==> flow/design.v <==
`timescale 1ns/1ps
module icache_l1_mem ( rst, clk, mem_en, rd_wr, addr, data_in, data_out);
parameter DEPTH=16;			 
parameter WIDTH=16;			 
parameter ADDR_WIDTH=32;	 
input						rst;
input						clk;
input						mem_en;		 
input						rd_wr;		 
input	[ADDR_WIDTH - 1:0]	addr;		 
input	[WIDTH-1:0]			data_in;	 
output 	[WIDTH-1:0]			data_out;	 
reg 	[WIDTH-1:0]			data_out;
reg 	[WIDTH-1:0]			mem [DEPTH-1:0];	 
integer i;
always @(posedge clk or negedge rst) begin
	if (~rst) begin
		for(i=0;i<DEPTH;i=i+1) begin
			mem[i] <= 0;
		end
	end
	else if (mem_en && rd_wr) begin  
		mem[addr] <= data_in;
	end
end
always @(posedge clk or negedge rst) begin
	if (~rst) begin
		data_out <= 0;
	end
	else if (mem_en && ~rd_wr) begin  
		data_out <= mem[addr];
	end
end
endmodule
---- Step by step through the tools: icache_l1_mem ----
What the tools print for icache_l1_mem, step after step.
Lines are those of the file above, counted from 1.
Operators: Yosys type, input widths -> output width; for muxes data width and select width s.
Cell names lack the library's common part.
The mark - stands for no value.
design
  top module .............................. icache_l1_mem
  clock port .............................. clk
  cell library ............................ sky130hd
  corner .................................. tt_025C_1v80

---- Word level ----
Counts by Yosys on the flattened word-level netlist (proc, flatten, opt, wreduce). Print and check cells are left out. Cells with the same type and inputs are merged into one.
cells by class
  eq/ne operators ......................... 15
  mux-type cells .......................... 1
  bitwise operators ....................... 1
  reduce/logical cells .................... 19
operators with widths
  kind                count
  $pmux 16 s16        1
  $reduce_and 2->1    16
  $eq 4x4->1 const B  8
  $eq 4x3->1 const B  4
  $eq 4x2->1 const B  2
  $eq 4x1->1 const B  1
  $logic_not 4->1     1
  $logic_and 1x1->1   2
  $not 1->1           1
bit counts
  output and inout port bits .............. 16
  bits of input ports ..................... 52
  flip-flop bits (word level) ............. 272

---- Logic depth ----
Depth = most cells in a row (Yosys ltp): at word level without a register or memory, in the mapped netlist without a sequential cell, where the memories' decode and read muxes count.
logic depth
  depth in word-level cells ............... 2
  ABC_AREA ................................ 0
  mapped depth ............................ 8
  gate-level depth less buffers ........... 4

---- Netlist ----
Source: synth_stat.txt of the flow (Yosys; design flattened, memories mapped). It holds for the ABC_AREA given above (unset counts as 0); a run with the other value may have another netlist.
The area totals of this step are shown rounded.
synthesis totals
  chip area (Yosys) ....................... 12900 um^2
  mapped flip-flops ....................... 272
  sequential part of the area ............. 6810 um^2
  standard cells after synthesis .......... 967
cells by type
  cell       count
  dfrtp_1    272
  mux2_2     186
  mux2_1     70
  nand3b_1   62
  a22o_1     28
  a21oi_1    46
  a22oi_1    26
  clkbuf_1   43
  nor2_8     8
  nand4bb_1  14
  o2111a_1   13
  nand4b_1   15
  buf_2      25
  a2111oi_0  13
  buf_6      10
  o22ai_1    18
  a211oi_1   14
  a21o_1     14
Other cell types: 40; their cells: 90.

---- Path before layout ----
OpenSTA on the mapped netlist: ideal clock, no wires. The path of least setup slack (recovery checks aside). Input and output delay are each 20% of the period. Register names are those of the netlist, which keeps one name where synthesis merged equal registers.
path after synthesis
  path type ............................... input to register
  start ................................... in addr[1]
  end ..................................... reg mem[13][10]
  launch time at the first pin ............ 0.442 ns
  period .................................. 2.21 ns
  arrival ................................. 1.761 ns
  delay of the path ....................... 1.444 ns
  input delay ............................. 0.442 ns
  data required time ...................... 2.085 ns
  setup time .............................. 0.125 ns
  buffers on the path ..................... 3
  slack ................................... 0.325 ns
  stages on the path ...................... 6
  synthesis period reached ................ 1.885 ns
"delay of the path" is the arrival time less input delay plus setup time.
"stages on the path" counts driving pins, that of a launching flip-flop among them; a cell with two outputs on the path counts twice.
"synthesis period reached" = period - worst setup slack (recovery checks aside). The figure is calculated, with input and output delays left at 20% of the set period.
The rows between start and end are the longest chain of elaborated cells between them; the timing report does not say that the signal goes this way. Where chains are equally long, one stands for them.
Each line given opens the expression or statement behind the cell; cells for indexed reads and writes are added by Yosys, which also makes memories of some case tables.
Where a signal picks the word or bit written, the line may be left out of the assigning lines.
on the way, after synthesis
  path through ............................ buf_4 -> buf_2 -> nand2b_4 -> nor2_2 -> buf_4 -> mux2_2
  length of the longest elaborated chain .. 2
ends and longest elaborated chain, after synthesis
  what              line  source
  from (decl)       10    input [ADDR_WIDTH - 1:0] addr;
  $eq 4x4->1        23    mem[addr] <= data_in;
  $reduce_and 2->1  -
  to (assign)       19    mem[i] <= 0;
  to (decl)         14    reg [WIDTH-1:0] mem [DEPTH-1:0];

---- Timing after layout ----
Path of least setup slack in the final report of run 1 (OpenROAD, finished layout, wires in). Where an end is a register, its clock arrival counts in the times.
path after layout
  path type ............................... input to register
  start ................................... in addr[2]
  end ..................................... reg mem[15][10]
  period .................................. 3.13 ns
  launch time at the first pin ............ 0.63 ns
  stages on the path ...................... 6
  arrival ................................. 2.77 ns
  setup time .............................. 0.07 ns
  data required time ...................... 3.58 ns
  slack ................................... 0.81 ns
  input delay ............................. 0.63 ns
  buffers on the path ..................... 3
The rows between start and end are the longest chain of elaborated cells between them; the timing report does not say that the signal goes this way. Where chains are equally long, one stands for them.
Where a signal picks the word or bit written, the line may be left out of the assigning lines.
on the way, after layout
  path through ............................ buf_2 -> buf_4 -> nand4_1 -> nor2_2 -> buf_4 -> mux2_2
  length of the longest elaborated chain .. 2
ends and longest elaborated chain, after layout
  what              line  source
  from (decl)       10    input [ADDR_WIDTH - 1:0] addr;
  $eq 4x4->1        23    mem[addr] <= data_in;
  $reduce_and 2->1  -
  to (assign)       19    mem[i] <= 0;
  to (decl)         14    reg [WIDTH-1:0] mem [DEPTH-1:0];

Flow measurements of icache_l1_mem on sky130hd: 2 stored runs with different settings, listed in no order. Input and output delays are each 20% of the period that was set; the output load is 0.01 pF.
"period reached" = clock period - worst setup slack. The figure is calculated, with input and output delays left at 20% of the set period.
"critical setup path time" means the part of the period allowed to the worst setup path (the constraints hold back 20% at inputs and 20% at outputs) less its slack; where the path has registers, the arrival times of their clocks count too.
"total power after layout" rests on the timing tool's default activity at the inputs, not on a simulated workload.
Results are given in rounded form.

---- run 1 ----
settings
  period_ns = 3.13
  CORE_UTILIZATION = 24
  SETUP_SLACK_MARGIN = 0.73
  PLACE_DENSITY = 0.41
  CORE_ASPECT_RATIO = 0.68
  GPL_ROUTABILITY_DRIVEN = 0
  CTS_CLUSTER_SIZE = 91
  CTS_CLUSTER_DIAMETER = 137
  MAX_ROUTING_LAYER = met4
  CAP_MARGIN = 20
  CORE_MARGIN = 2
  SLEW_MARGIN = 20
results
  total negative slack on setup checks .... 0.000 ns
  standard-cell area after routing ........ 14500 um^2
  period reached .......................... 2.317 ns
  total power after layout ................ 7.36 mW
  setup slack of the worst path ........... 0.813 ns
  final utilization ....................... 27.2%
  full die area ........................... 55900 um^2
  critical setup path time ................ 1.69 ns
  worst setup path kind ................... input to register
  area of the synthesized netlist ......... 12900 um^2

---- run 2 ----
settings
  period_ns = 2.47
  CORE_UTILIZATION = 21
  SETUP_SLACK_MARGIN = 0.47
  PLACE_DENSITY_LB_ADDON = 0.05
  CORE_ASPECT_RATIO = 0.64
  TNS_END_PERCENT = 50
  CTS_CLUSTER_SIZE = 40
  CTS_CLUSTER_DIAMETER = 368
  MIN_ROUTING_LAYER = met2
  CAP_MARGIN = 20
  CORE_MARGIN = 2
  SLEW_MARGIN = 20
results
  total negative slack on setup checks .... 0.000 ns
  standard-cell area after routing ........ 15400 um^2
  period reached .......................... 1.976 ns
  total power after layout ................ 10.0 mW
  setup slack of the worst path ........... 0.494 ns
  final utilization ....................... 25.3%
  full die area ........................... 63700 um^2
  critical setup path time ................ 1.48 ns
  worst setup path kind ................... register to output
  area of the synthesized netlist ......... 12900 um^2
